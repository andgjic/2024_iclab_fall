==> flow/design.v <==
module BB(
           input clk,
           input rst_n,
           input in_valid,
           input [1:0] inning,    
           input half,            
           input [2:0] action,    
           output reg out_valid,   
           output reg [7:0] score_A,   
           output reg [7:0] score_B,   
           output reg [1:0] result     
       );
reg c_s, n_s;
reg in_valid_delay;
reg ovf;
reg [2:0] base;
reg [6:0] base_reg;              
reg [3:0] score [1:0];           
reg [2:0] score_reg;
reg [2:0] score_hold;
reg [1:0] out, out_reg;
always @(posedge clk or negedge rst_n)
begin
    if(!rst_n)
        in_valid_delay <= 0;
    else
        in_valid_delay <= in_valid;
end
always @(posedge clk or negedge rst_n)
begin
    if(!rst_n)
        base <= 0;
    else if(out_reg == 3)
        base <= 0;
    else if(in_valid)
        base <= base_reg;
end
always @(*)
begin
    case(action)
        3'd0:
        begin
            if(!base[0])
                base_reg = {4'b0, base[2:1], 1'b1};
            else if(!base[1])
                base_reg = {4'b0, base[2], 2'b11};
            else if(!base[2])
                base_reg = {4'b0, 3'b111};
            else
                base_reg = {1'b1, base};
        end
        3'd1:
        begin
            if(out[1])
                base_reg = {2'b0,base[2:1],base[0],2'b01};
            else
                base_reg = {3'b0,base[2],base[1:0],1'b1};
        end
        3'd2:
        begin
            if(out[1])
                base_reg = {1'b0,base,3'd2};
            else
                base_reg = {2'b0,base[2:1],base[0],2'b10};
        end
        3'd3:
            base_reg = {1'b0,base,3'd4};
        3'd4:
            base_reg = {base,1'b1,3'd0};
        3'd5:
            base_reg = {3'b0,base[2],base[1:0],1'b0};
        3'd6:
        begin
            if(out[1] || (out[0] && base[0]))
                base_reg = 0;
            else
                base_reg = {3'b0,base[2],base[1],2'b00};
        end
        3'd7:
        begin
            if(!out[1] && base[2])
                base_reg = {3'b0,base[2],1'b0,base[1:0]};
            else
                base_reg = {4'b0,1'b0,base[1:0]};
        end
        default:
            base_reg = 0;
    endcase
end
always @(posedge clk or negedge rst_n)
begin
    if(!rst_n)
        {score[1], score[0]} <= 0;
    else if(in_valid && !half)            
        score[0] <= {ovf,score_reg};      
    else if(in_valid && half)
    begin
        if(inning == 3 && score_hold > score[0])
            score[1] <= score_hold;
        else
            score[1] <= score_reg;
    end
    else if(!in_valid_delay)
        {score[1], score[0]} <= 0;
end
always @(posedge clk or negedge rst_n)
begin
    if(!rst_n)
        score_hold <= 0;
    else if(in_valid && !half)
        score_hold <= score[1];
end
always @(*)
begin
    {ovf,score_reg} = score[half] + base_reg[6] + base_reg[5] + base_reg[4] + base_reg[3];
end
always @(posedge clk or negedge rst_n)
begin
    if(!rst_n)
        out <= 0;
    else if(out_reg == 3)
        out <= 0;
    else if(in_valid)
        out <= out_reg;
end
always @(*)
begin
    if(action[2]&action[0])          
        out_reg = out + 1;
    else if(action[2]&action[1])     
    begin
        if(base[0])
            out_reg = out + 2;
        else
            out_reg = out + 1;
    end
    else
        out_reg = out;
end
always @(*)
begin
    score_A = score[0];
    score_B = score[1];
end
always @(posedge clk or negedge rst_n)
begin
    if(!rst_n)
        out_valid <= 0;
    else if(!in_valid && in_valid_delay)
        out_valid <= 1;
    else
        out_valid <= 0;
end
always @(posedge clk or negedge rst_n)
begin
    if(!rst_n)
        result <= 0;
    else if(!in_valid && in_valid_delay)
    begin
        if(score[1] > score[0])
            result <= 1;
        else if(score[1] == score[0])
            result <= 2;
        else
            result <= 0;
    end
    else
        result <= 0;
end
endmodule
Tool chain data of BB
What the tools print for BB, step after step. Line numbers count from 1 in the design file above. Library cell names are shortened. A cell with -- has no value.

Design top: BB. Clock: clk. Standard-cell library: sky130hd. Timing corner: tt_025C_1v80.

Word level
Counts by Yosys on the flattened word-level netlist (proc, flatten, opt, wreduce). Print and check cells are left out. Cells with the same type and inputs are merged into one.

For register bits after elaboration the number is 20. Bits in latches: 0. Under RAM bits stands 0. ROM bits: 0. The entry for word width x clocked read ports reads 0. The entry for memories reads 0. Bits of input ports: 9.

The entry for $add $sub $neg reads 6. The figure for $mul is 0. The figure for divide/modulo/power cells is 0. Order comparisons: 2. For equality and inequality tests the number is 16. The entry for shift operators reads 0. Under mux-type cells stands 25. Bitwise logic cells: 4. For reductions and logical operators the number is 17.

Operators with widths (number): 7-bit case mux with 8-bit select (1); 4-bit two-way mux (9); 4-bit by 1-bit adder with 4-bit output (4); 2-bit two-way mux (8); 3-bit == test with constant B (4); 3-bit two-way mux (3); 4-bit case mux with 2-bit select (1); 1-bit logical AND (6); 2-bit by 1-bit inequality test with 1-bit output with constant B (3); 2-bit AND reduction (3); 3-bit by 2-bit == test with 1-bit output with constant B (2); 3-bit inequality test with constant B (2); 3-bit AND reduction (2); 6-bit two-way mux (1); 5-bit two-way mux (1); 2-bit == test with constant B (2); 3-bit by 4-bit greater-than comparator with 1-bit output (1); 4-bit greater-than comparator (1); 4-bit == test (1); 1-bit logical NOT (3); 3-bit by 1-bit == test with 1-bit output with constant B (1); 3-bit logical NOT (1); 1-bit bitwise AND (2); 1-bit inverter (2); 2-bit by 1-bit adder with 2-bit output with constant B (1); 2-bit adder with constant B (1); 2-bit inequality test with constant B (1); 2-bit nonzero test (1).

Not listed: further kinds 2, cells in them 2.

Depth
Longest topological path by Yosys (ltp), each cell counted once; first at word level (registers and memories cut), then after technology mapping (sequential cells cut; the memories' decode and read muxes count).

The entry for depth after elaboration reads 10. The entry for ABC_AREA reads 0. For gate-level depth with buffers the number is 14. The figure for depth with buffers taken out is 14.

Synthesis result
Source: synth_stat.txt of the flow (Yosys; design flattened, memories mapped). It holds for the ABC_AREA given above (unset counts as 0); a run with the other value may have another netlist. The area totals of this step are shown rounded.

Cells by type (number): dfrtp_1 (19); nand2_1 (28); ha_1 (8); buf_4 (11); fa_1 (3); o21ai_0 (10); inv_1 (11); mux2_2 (3); nand2b_1 (5); nor2b_1 (5); a21oi_1 (6); a221oi_2 (2); mux2i_1 (3); o2111ai_1 (3); nand3_1 (5); o21ai_1 (5); nor2_1 (6); o21a_1 (3).

Not listed: further types 31, cells in them 44.

The entry for mapped cells reads 180. Under cell area after synthesis stands 1550 µm². Under sequential area stands 475 µm². For mapped flip-flops the number is 19.

Timing after synthesis
OpenSTA on the mapped netlist: ideal clock, no wires. The path of least setup slack (recovery checks aside). Input and output delay are each 20% of the period. Register names are those of the netlist, which keeps one name where synthesis merged equal registers.

Path type: in2reg. Start point: in action[1]. End point: reg (no name shown). The figure for period is 3910 ps. The entry for time at the first pin reads 782 ps. For arrival time the number is 3331 ps. For slack the number is 496 ps. Under delay of the path stands 2632 ps. The entry for driving pins on the path reads 13. The figure for buffers on the path is 2. Under synthesis period reached stands 3414 ps.

"delay of the path" is the arrival time less input delay plus setup time. "driving pins on the path": output pins that drive a net of the path, with the launching flip-flop's if there is one; two outputs of one cell count as two. "synthesis period reached" is the clock period less the worst setup slack; recovery checks do not enter. This is arithmetic on one report: input and output delays are still those of the set period (20% each). Between the ends stands the longest chain of elaborated cells between them, by number of cells; it is not shown to be the way that was timed. Of several equally long chains one is given. A line is the first line of the expression or statement that the cell stems from. Yosys adds cells for indexed reads and writes and turns some case tables into memories.

Cell sequence: buf_4 -> clkbuf_1 -> a211o_1 -> a21oi_1 -> o21ai_1 -> fa_1 -> inv_1 -> fa_1 -> inv_1 -> fa_1 -> o21ai_0 -> nand2_1 -> o21ai_0. The figure for cells in the longest elaborated chain is 7.

Ends and longest elaborated chain, after synthesis: start, declared (line 7) `input [2:0] action,`; 3-bit == test (line 40) `case(action)`; 7-bit case mux with 8-bit select (line 40); 4-bit by 1-bit adder with 4-bit output x4 (line 115); 4-bit two-way mux (line 94) `else if(in_valid && !half)`; end, assigned (line 95); end, declared (line 18).

Path in the finished layout
Path of least setup slack in the final report of run 2 (OpenROAD, finished layout, wires in). Where an end is a register, its clock arrival counts in the times. The path's times are printed in steps of 10 ps; the period is the one set.

Path type: in2reg. Start point: in action[0]. End point: reg (no name shown). The figure for period is 4650 ps. The entry for time at the first pin reads 930 ps. For arrival time the number is 4200 ps. For slack the number is 620 ps. The entry for driving pins on the path reads 13. The figure for buffers on the path is 1.

Between the ends stands the longest chain of elaborated cells between them, by number of cells; it is not shown to be the way that was timed. Of several equally long chains one is given.

Cell sequence: clkdlybuf4s50_1 -> nor3_1 -> mux2i_1 -> o2bb2ai_1 -> o21ai_1 -> fa_1 -> inv_1 -> fa_1 -> inv_1 -> fa_1 -> o21ai_0 -> nand2_1 -> o21ai_0. The figure for cells in the longest elaborated chain is 7.

Ends and longest elaborated chain, post-layout: start, declared (line 7) `input [2:0] action,`; 3-bit == test (line 40) `case(action)`; 7-bit case mux with 8-bit select (line 40); 4-bit by 1-bit adder with 4-bit output x4 (line 115); 4-bit two-way mux (line 94) `else if(in_valid && !half)`; end, assigned (line 95); end, declared (line 18).

Subject: BB on sky130hd, stored results

Hello all,

Module BB, platform sky130hd: 2 stored runs of the flow (Yosys, OpenROAD) with differing settings, in no particular order. Input and output delays are each 20% of the period that was set; the output load is 0.01 pF. "clock period achieved" is the run's clock period less its worst setup slack. It is reckoned from that one timing run; input and output delays stay at 20% of the period that was set. "worst setup path time" is the time allowed to the run's worst setup path (the clock period less input and output delay, where it has them) less its slack. Clock arrival times count: a late capture clock shortens it, a late launch clock lengthens it. "total power of the final layout" is the tool's figure for a default switching activity; nothing was simulated. "worst setup path time" is known to 10 ps. The measured numbers are rounded.

Run 1 has these settings: period_ns 3.72; CORE_UTILIZATION 59; SETUP_SLACK_MARGIN 0.32; PLACE_DENSITY_LB_ADDON 0.15; CORE_ASPECT_RATIO 0.8; CELL_PAD_IN_SITES_GLOBAL_PLACEMENT 0; CELL_PAD_IN_SITES_DETAIL_PLACEMENT 1; ABC_AREA 1; CTS_CLUSTER_SIZE 48; CAP_MARGIN 40; MIN_ROUTING_LAYER met1; MAX_ROUTING_LAYER met4; CORE_MARGIN 2; SLEW_MARGIN 20. Outcome: did not finish, placement stopped with DPL-0033.

Run 2 has these settings: period_ns 4.65; CAP_MARGIN 20; CORE_MARGIN 2; CORE_UTILIZATION 40; SLEW_MARGIN 20. The full die area comes to 4,400 µm². The utilization after routing stands at 0.475. The lowest setup slack stands at 623 ps. The total power of the final layout comes to 0.820 mW. The standard-cell area after layout comes to 1,750 µm². The clock period achieved comes to 4,027 ps. The worst setup path time reads 3,100 ps. Class of the worst setup path: in2reg. The post-route worst hold slack is 529 ps. The post-route setup TNS stands at 0 ps. The mapped cell area after synthesis is 1,550 µm².

Thanks
