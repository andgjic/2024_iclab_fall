==> flow/design.v <==
module Ramen(
    input clk, 
    input rst_n, 
    input in_valid,
    input selling,
    input portion, 
    input [1:0] ramen_type,
    output reg out_valid_order,
    output reg success,
    output reg out_valid_tot,
    output reg [27:0] sold_num,
    output reg [14:0] total_gain
);
parameter TONKOTSU = 0;
parameter TONKOTSU_SOY = 1;
parameter MISO = 2;
parameter MISO_SOY = 3;
parameter NOODLE_INIT = 12000;
parameter BROTH_INIT = 41000;
parameter TONKOTSU_SOUP_INIT =  9000;
parameter MISO_INIT = 1000;
parameter SOY_SAUSE_INIT = 1500;
parameter s_IDLE          = 3'd0;  
parameter s_IN            = 3'd1; 
parameter s_OUT_STATUS    = 3'd2;
parameter s_OUT           = 3'd3;
integer i,j;
reg  [2:0] c_s,n_s;
reg  [5:0] cnt, in_cnt;
reg  port;
reg  [1:0] ramen;
reg  [13:0] noodle;
reg  [15:0] broth;
reg  [14:0] tonk_soup;
reg  [9:0]  miso;
reg  [10:0] soy_sause;
reg  [27:0] sold_number;
wire  [7:0] noodle_p;
reg   [9:0] broth_p;
reg   [7:0] tonk_soup_p;
reg   [6:0] soy_sause_p;
reg   [5:0] miso_p;
wire noodle_valid;
wire broth_valid;
wire tonk_soup_valid;
wire miso_valid;
wire soy_sause_valid;
wire success_valid;
wire start_flag;
assign noodle_valid =       (noodle     >= noodle_p)    ? 1 : 0;
assign broth_valid =        (broth      >= broth_p)     ? 1 : 0;
assign tonk_soup_valid =    (tonk_soup  >= tonk_soup_p) ? 1 : 0;
assign miso_valid =         (miso       >= miso_p)? 1 : 0;
assign soy_sause_valid =    (soy_sause  >= soy_sause_p)      ? 1 : 0;
assign success_valid = noodle_valid && broth_valid && tonk_soup_valid && soy_sause_valid && miso_valid;
wire  [13:0] noodle_b;
wire  [15:0] broth_b;
wire  [14:0] tonk_soup_b;
wire  [9:0]  miso_b;
wire  [10:0] soy_sause_b;
assign noodle_b     = (n_s == s_OUT_STATUS && success_valid) ? noodle - noodle_p         : noodle   ;
assign broth_b      = (n_s == s_OUT_STATUS && success_valid) ? broth  - broth_p          : broth    ;
assign tonk_soup_b  = (n_s == s_OUT_STATUS && success_valid) ? tonk_soup - tonk_soup_p   : tonk_soup;
assign miso_b       = (n_s == s_OUT_STATUS && success_valid) ? miso      - miso_p        : miso     ;
assign soy_sause_b  = (n_s == s_OUT_STATUS && success_valid) ? soy_sause - soy_sause_p   : soy_sause;
reg [6:0]  tonk_cnt;
reg [6:0]  tonksoy_cnt;
reg [6:0]  miso_cnt;
reg [6:0]  misosoy_cnt;
wire [6:0]  tonk_cnt_reg;
wire [6:0]  tonksoy_cnt_reg;
wire [6:0]  miso_cnt_reg;
wire [6:0]  misosoy_cnt_reg;
assign tonk_cnt_reg     = tonk_cnt + 1 ;
assign tonksoy_cnt_reg  = tonksoy_cnt + 1 ;
assign miso_cnt_reg     = miso_cnt + 1;
assign misosoy_cnt_reg  = misosoy_cnt + 1;
always @(posedge clk or negedge rst_n) begin
    if(!rst_n)
        tonk_cnt  <=  0;
    else if(c_s == s_OUT)
        tonk_cnt  <=  0;
    else if(ramen == 0 && success)
        tonk_cnt  <=  tonk_cnt_reg;
end
always @(posedge clk or negedge rst_n) begin
    if(!rst_n)
        tonksoy_cnt  <=  0;
    else if(c_s == s_OUT)
        tonksoy_cnt  <=  0;
    else if (ramen == 1 && success)
        tonksoy_cnt  <=  tonksoy_cnt_reg;
end
always @(posedge clk or negedge rst_n) begin
    if(!rst_n)
        miso_cnt  <=  0;
    else if(c_s == s_OUT)
        miso_cnt  <=  0;
    else if(ramen == 2 && success)
        miso_cnt  <=  miso_cnt_reg;
end
always @(posedge clk or negedge rst_n) begin
    if(!rst_n)
        misosoy_cnt  <=  0;
    else if(c_s == s_OUT)
        misosoy_cnt  <=  0;
    else if(ramen == 3 && success)
        misosoy_cnt  <=  misosoy_cnt_reg;
end
reg selling_delay;
always @(posedge clk) begin
    selling_delay <= selling;  
end
assign start_flag = selling && ~selling_delay;
always @(posedge clk or negedge rst_n) begin
    if(!rst_n)
    begin
        noodle <= 0;  
        broth  <= 0;
        tonk_soup <= 0;
        miso <= 0;
        soy_sause <= 0;
    end
    else if(start_flag || n_s == s_OUT)
    begin
        noodle <= NOODLE_INIT;  
        broth  <= BROTH_INIT;
        tonk_soup <= TONKOTSU_SOUP_INIT;
        miso <= MISO_INIT;
        soy_sause <= SOY_SAUSE_INIT;
    end
    else if(n_s == s_OUT_STATUS)
    begin
        noodle <= noodle_b;  
        broth  <= broth_b;
        tonk_soup <= tonk_soup_b;
        miso <= miso_b;
        soy_sause <= soy_sause_b;
    end
end
always @(posedge clk or negedge rst_n) begin
    if(!rst_n)
        ramen <= 0;
    else if(in_valid && in_cnt == 0)
        ramen <= ramen_type;  
end
always @(posedge clk or negedge rst_n) begin
    if(!rst_n)
        port <= 0;
    else if(in_valid && in_cnt == 1)
        port <= portion;  
end
always @(posedge clk or negedge rst_n)
begin
    if(!rst_n)
        in_cnt <= 0;
    else if(in_valid)
        in_cnt <= in_cnt + 1;
    else
        in_cnt <= 0;
end
always @(*)
begin
    case(c_s)
        s_IDLE:                                                      
            n_s = in_valid ? s_IN : s_IDLE;
        s_IN:                                                     
            n_s = in_valid ? s_IN : s_OUT_STATUS;
        s_OUT_STATUS:
            n_s = selling ? s_IDLE : s_OUT;
        s_OUT:
            n_s = s_IDLE;
        default:
            n_s = s_IDLE; 
    endcase
end
always @(posedge clk or negedge rst_n)
begin
    if(!rst_n)
        c_s <= s_IDLE;
    else
        c_s <= n_s;
end
always @(posedge clk or negedge rst_n)
begin
    if(!rst_n)
        out_valid_order <= 0;
    else if(n_s == s_OUT_STATUS)
        out_valid_order <= 1;
    else
        out_valid_order <= 0;
end
always @(posedge clk or negedge rst_n)
begin
    if(!rst_n)
        success <= 0;
    else if(n_s == s_OUT_STATUS && success_valid)
        success <= 1;
    else
        success <= 0;
end
always @(posedge clk or negedge rst_n)
begin
    if(!rst_n)
        out_valid_tot <= 0;
    else if(n_s == s_OUT)
        out_valid_tot <= 1;
    else
        out_valid_tot <= 0;
end
always @(*)
begin
    if(!rst_n)
        sold_num = 0;
    else if(c_s == s_OUT)
        sold_num = {tonk_cnt,tonksoy_cnt,miso_cnt, misosoy_cnt};
    else 
        sold_num = 0;
end
always @(*)
begin
    if(!rst_n)
        total_gain = 0;
    else if(c_s == s_OUT)
        total_gain = tonk_cnt*200 + tonksoy_cnt*250 + miso_cnt*200 + misosoy_cnt*250;
    else
        total_gain = 0;
end
assign noodle_p = port ? 150 : 100;
always @(*) begin
    if(port)
    begin
        case(ramen)
        0: broth_p = 500;
        1: broth_p = 500;
        2: broth_p = 650;
        3: broth_p = 500;
        default: broth_p = 0;
        endcase
    end
    else
    begin
        case(ramen)
        0: broth_p = 300;
        1: broth_p = 300;
        2: broth_p = 400;
        3: broth_p = 300;
        default: broth_p = 0;
        endcase
    end
end
always @(*) begin
    if(port)
    begin
        case(ramen)
        0: tonk_soup_p = 200;
        1: tonk_soup_p = 150;
        2: tonk_soup_p = 0;
        3: tonk_soup_p = 100;
        default: tonk_soup_p = 0;
        endcase
    end
    else
    begin
        case(ramen)
        0: tonk_soup_p = 150;
        1: tonk_soup_p = 100;
        2: tonk_soup_p = 0;
        3: tonk_soup_p = 70;
        default: tonk_soup_p = 0;
        endcase
    end
end
always @(*) begin
    if(port)
    begin
        case(ramen)
        0: soy_sause_p = 0;
        1: soy_sause_p = 50;
        2: soy_sause_p = 0;
        3: soy_sause_p = 25;
        default: soy_sause_p = 0;
        endcase
    end
    else
    begin
        case(ramen)
        0: soy_sause_p = 0;
        1: soy_sause_p = 30;
        2: soy_sause_p = 0;
        3: soy_sause_p = 15;
        default: soy_sause_p = 0;
        endcase
    end
end
always @(*) begin
    if(port)
    begin
        case(ramen)
        0: miso_p = 0;
        1: miso_p = 0;
        2: miso_p = 50;
        3: miso_p = 25;
        default: miso_p = 0;
        endcase
    end
    else
    begin
        case(ramen)
        0: miso_p = 0;
        1: miso_p = 0;
        2: miso_p = 30;
        3: miso_p = 15;
        default: miso_p = 0;
        endcase
    end
end
endmodule
## From RTL to reports: Ramen

Tool output for the design above, in the order of the flow.
Lines are those of the file above, counted from 1.
Operators: Yosys type, input widths -> output width; for muxes data width and select width s.
Cell names lack the library's common part.
A cell with n/a has no value.

| inputs | value |
|---|---|
| design top | Ramen |
| clock input | clk |
| standard-cell library | sky130hd |
| timing corner | tt_025C_1v80 |

## After elaboration

Yosys after proc, flatten, opt, wreduce and memory -nomap, before mapping. Memory bits, and registers merged into a memory's read port (data or address), are not among the register bits. Print and check cells are not counted. Equal cells are merged and count once.

| word-level totals | value |
|---|---|
| input bits | 7 |
| latch bits | 0 |
| bits in writable memories | 0 |
| memories | 0 |
| word-level cells | 128 |
| bits in read-only memories | 0 |
| clocked read ports x word width | 0 |
| bits in registers | 109 |

| operators by class | value |
|---|---|
| add/subtract/negate cells | 13 |
| multiply operators | 4 |
| divide/modulo/power cells | 0 |
| bitwise logic cells | 1 |
| mux-type cells | 53 |
| eq/ne operators | 9 |
| reduce/logical cells | 26 |
| shifts and indexed selects | 0 |
| $lt $le $gt $ge | 5 |

Operators with widths:

| kind | count |
|---|---|
| $mul 7x7->14 const B | 2 |
| $mul 7x5->12 const B | 2 |
| $mux 15 | 5 |
| $pmux 8 s4 | 2 |
| $mux 7 | 9 |
| $mux 28 | 2 |
| $mux 16 | 3 |
| $add 15x15->15 | 3 |
| $pmux 7 s3 | 2 |
| $mux 14 | 3 |
| $pmux 10 s2 | 2 |
| $mux 10 | 4 |
| $pmux 6 s3 | 2 |
| $mux 11 | 3 |
| $add 7x1->7 const B | 4 |
| $sub 16x10->16 | 1 |
| $ge 16x10->1 | 1 |
| $mux 8 | 2 |
| $sub 15x8->15 | 1 |
| $ge 15x8->1 | 1 |
| $sub 14x8->14 | 1 |
| $ge 14x8->1 | 1 |
| $logic_and 1x1->1 | 12 |
| $eq 2x2->1 const B | 6 |
| $reduce_bool 2->1 | 6 |
| $mux 6 | 2 |
| $sub 11x7->11 | 1 |
| $ge 11x7->1 | 1 |

Other operator kinds: 16; their cells: 27.

## Logic depth

Depth = most cells in a row (Yosys ltp): at word level without a register or memory, in the mapped netlist without a sequential cell, where the memories' decode and read muxes count.

| logic depth | value |
|---|---|
| depth after elaboration | 14 |
| ABC_AREA | 0 |
| gate-level depth with buffers | 25 |
| mapped depth without buffers | 25 |

## Netlist

Source: synth_stat.txt of the flow (Yosys; design flattened, memories mapped). It holds for the ABC_AREA given above (unset counts as 0); a run with the other value may have another netlist.

| mapped netlist | value |
|---|---|
| cell area after synthesis | 11412.2 sq um |
| buffers | 48 |
| sequential area | 2698.8 sq um |
| cell count | 1262 |
| mapped flip-flops | 108 |

Cell types:

| cell | count | total area (sq um) |
|---|---|---|
| dfrtp_1 | 106 | 2.65E+03 |
| ha_1 | 182 | 2.28E+03 |
| fa_1 | 66 | 1.32E+03 |
| inv_1 | 164 | 615.59 |
| xnor2_1 | 58 | 507.987 |
| nor2_1 | 108 | 405.389 |
| a21oi_1 | 60 | 300.288 |
| nand3_1 | 53 | 265.254 |
| xor2_1 | 28 | 245.235 |
| o21ai_0 | 46 | 230.221 |
| mux2i_1 | 17 | 170.163 |
| nand2_1 | 45 | 168.912 |
| or4_1 | 21 | 157.651 |
| a21o_1 | 17 | 127.622 |
| nand4_1 | 20 | 125.12 |
| clkbuf_1 | 31 | 116.362 |
| nor2b_1 | 18 | 112.608 |
| o31ai_1 | 15 | 112.608 |

Other cell types: 52; their cells: 207.

## Worst setup path after synthesis

Path of least setup slack by OpenSTA after synthesis, without wires, with an ideal clock, recovery checks aside; 20% of the period is set as input and as output delay. Where synthesis merged equal registers, the netlist keeps one of their names.

| timing path post-synthesis | value |
|---|---|
| path kind | reg-to-output |
| start point | reg misosoy_cnt[0] |
| end point | out total_gain[14] |
| clock period | 9.24 ns |
| path delay | 6.113 ns |
| arrival time | 6.113 ns |
| stages | 26 |
| setup slack | 1.279 ns |
| external output delay | 1.848 ns |
| synthesis period reached | 7.961 ns |

"path delay" = arrival - input delay + setup time.
A path that ends at an output port has no setup time.
"stages" counts driving pins, that of a launching flip-flop among them; a cell with two outputs on the path counts twice.
"synthesis period reached" is the clock period less the worst setup slack; recovery checks do not enter. This is arithmetic on one report: input and output delays are still those of the set period (20% each).
The rows between start and end are the longest chain of elaborated cells between them; the timing report does not say that the signal goes this way. Where chains are equally long, one stands for them.
Each line given opens the expression or statement behind the cell; cells for indexed reads and writes are added by Yosys, which also makes memories of some case tables.
A register here has more assigning lines than the two given.

| on the way, post-synthesis | value |
|---|---|
| cell sequence | dfrtp_1 fa_1 xor2_1 ha_1 inv_1 fa_1 fa_1 inv_1 ha_1 inv_1 o21bai_1 a21oi_1 o21bai_1 a21oi_1 nor4b_1 nor3_1 fa_1 fa_1 inv_1 ha_1 or3_1 o21ai_0 a31oi_1 xnor2_1 xnor3_1 nor2_1 |
| cells in the longest elaborated chain | 4 |
| elaborated cells between the ends (all ways) | 4 |
| source lines of those cells | 3 |
| those cells by class | 1 x add/sub; 1 x mul; 2 x mux |

RTL lines, path post-synthesis:

| element | line | RTL |
|---|---|---|
| start: declaration | 69 | `reg [6:0]  misosoy_cnt;` |
| start: assignment | 104 | `misosoy_cnt  <=  0;` |
| start: assignment | 108 | `misosoy_cnt  <=  misosoy_cnt_reg;` |
| $mul 7x7->14 | 225 | `total_gain = tonk_cnt*200 + tonksoy_cnt*250 + miso_cnt*200 + misosoy_cnt*250;` |
| $add 15x15->15 | 225 |  |
| $mux 15 | 224 | `else if(c_s == s_OUT)` |
| $mux 15 | 222 | `if(!rst_n)` |
| end: declaration | 12 | `output reg [14:0] total_gain` |

## Path in the finished layout

From the final timing report of entry A: the path of least setup slack in the routed layout; clock arrival at registers is part of the times.

| timing path after layout | value |
|---|---|
| path kind | reg-to-output |
| start point | reg misosoy_cnt[0] |
| end point | out total_gain[14] |
| external output delay | 2.38 ns |
| stages | 27 |
| arrival time | 7.40 ns |
| setup slack | 2.12 ns |
| clock period | 11.9 ns |

The rows between start and end are the longest chain of elaborated cells between them; the timing report does not say that the signal goes this way. Where chains are equally long, one stands for them.
A register here has more assigning lines than the two given.

| on the way, after layout | value |
|---|---|
| cell sequence | dfrtp_1 fa_1 xor2_1 ha_1 inv_1 fa_1 fa_1 inv_1 ha_1 inv_1 o21bai_1 a21oi_1 o21bai_1 a21oi_1 nor4b_1 nor3_1 fa_1 fa_1 inv_1 ha_1 or3_1 o21ai_0 a31oi_1 xnor2_1 xnor3_1 nor2_1 clkdlybuf4s50_1 |
| cells in the longest elaborated chain | 4 |
| elaborated cells between the ends (all ways) | 4 |
| source lines of those cells | 3 |
| those cells by class | 1 x add/sub; 1 x mul; 2 x mux |

RTL lines, path after layout:

| element | line | RTL |
|---|---|---|
| start: declaration | 69 | `reg [6:0]  misosoy_cnt;` |
| start: assignment | 104 | `misosoy_cnt  <=  0;` |
| start: assignment | 108 | `misosoy_cnt  <=  misosoy_cnt_reg;` |
| $mul 7x7->14 | 225 | `total_gain = tonk_cnt*200 + tonksoy_cnt*250 + miso_cnt*200 + misosoy_cnt*250;` |
| $add 15x15->15 | 225 |  |
| $mux 15 | 224 | `else if(c_s == s_OUT)` |
| $mux 15 | 222 | `if(!rst_n)` |
| end: declaration | 12 | `output reg [14:0] total_gain` |

==> results <==
Measured data: module Ramen, platform sky130hd, 2 stored runs of the flow under differing settings, order arbitrary. Input and output delays are each 20% of the period that was set; the output load is 0.01 pF.
"clock period reached" is the run's clock period less its worst setup slack. It is reckoned from that one timing run; input and output delays stay at 20% of the period that was set.
"critical setup path time" = time allowed to the worst setup path (clock period - input delay - output delay, where it has them) - its slack; a late launch clock adds to it, a late capture clock takes from it.

## Entry A

==> flow/run.sh <==
#!/bin/bash
# the make line also repeats the synthesis and layout settings of config.mk as NAME=value (left out here)
make -C /OpenROAD-flow-scripts/flow DESIGN_CONFIG=/design/flow/config.mk WORK_HOME=/design/flow/orfs CLKGATE_MAP_FILE= finish
==> flow/config.mk <==
export PLATFORM = sky130hd
export DESIGN_NAME = Ramen
export DESIGN_NICKNAME = Ramen
export VERILOG_FILES = /design/flow/design.v
export SDC_FILE = /design/flow/constraint.sdc
export NUM_CORES = 4
export LEC_CHECK = 0
export CAP_MARGIN = 20
export CORE_MARGIN = 2
export CORE_UTILIZATION = 40
export SLEW_MARGIN = 20
==> flow/constraint.sdc <==
create_clock -name core_clock -period 11.9 [get_ports {clk}]
set_input_delay 2.3800 -clock core_clock [delete_from_list [all_inputs] [get_ports {clk}]]
set_output_delay 2.3800 -clock core_clock [all_outputs]
set_load 0.01 [all_outputs]

| result of entry A | value |
|---|---|
| clock period reached | 9.778 ns |
| standard-cell area after routing | 12575.8 sq um |
| area inside the die boundary | 29897.9 sq um |
| final setup TNS | 0.000 ns |
| chip area in the Yosys report | 11412.2 sq um |
| setup slack of the worst path | 2.122 ns |
| critical setup path time | 7.40 ns |
| critical path type | reg-to-output |

## Entry B

==> flow/run.sh <==
#!/bin/bash
# the make line also repeats the synthesis and layout settings of config.mk as NAME=value (left out here)
make -C /OpenROAD-flow-scripts/flow DESIGN_CONFIG=/design/flow/config.mk WORK_HOME=/design/flow/orfs CLKGATE_MAP_FILE= finish
==> flow/config.mk <==
export PLATFORM = sky130hd
export DESIGN_NAME = Ramen
export DESIGN_NICKNAME = Ramen
export VERILOG_FILES = /design/flow/design.v
export SDC_FILE = /design/flow/constraint.sdc
export NUM_CORES = 4
export LEC_CHECK = 0
export CAP_MARGIN = 20
export CELL_PAD_IN_SITES_GLOBAL_PLACEMENT = 0
export CORE_MARGIN = 2
export CORE_UTILIZATION = 66
export CTS_CLUSTER_DIAMETER = 283
export GPL_ROUTABILITY_DRIVEN = 0
export MAX_ROUTING_LAYER = met4
export SLEW_MARGIN = 0
export TNS_END_PERCENT = 85
==> flow/constraint.sdc <==
create_clock -name core_clock -period 14.9 [get_ports {clk}]
set_input_delay 2.9800 -clock core_clock [delete_from_list [all_inputs] [get_ports {clk}]]
set_output_delay 2.9800 -clock core_clock [all_outputs]
set_load 0.01 [all_outputs]

| result of entry B | value |
|---|---|
| area inside the die boundary | 18358.9 sq um |
| final setup TNS | 0.000 ns |
| standard-cell area after routing | 12378.1 sq um |
| critical setup path time | 7.37 ns |
| critical path type | reg-to-output |
| chip area in the Yosys report | 11412.2 sq um |
| clock period reached | 10.350 ns |
| setup slack of the worst path | 4.550 ns |
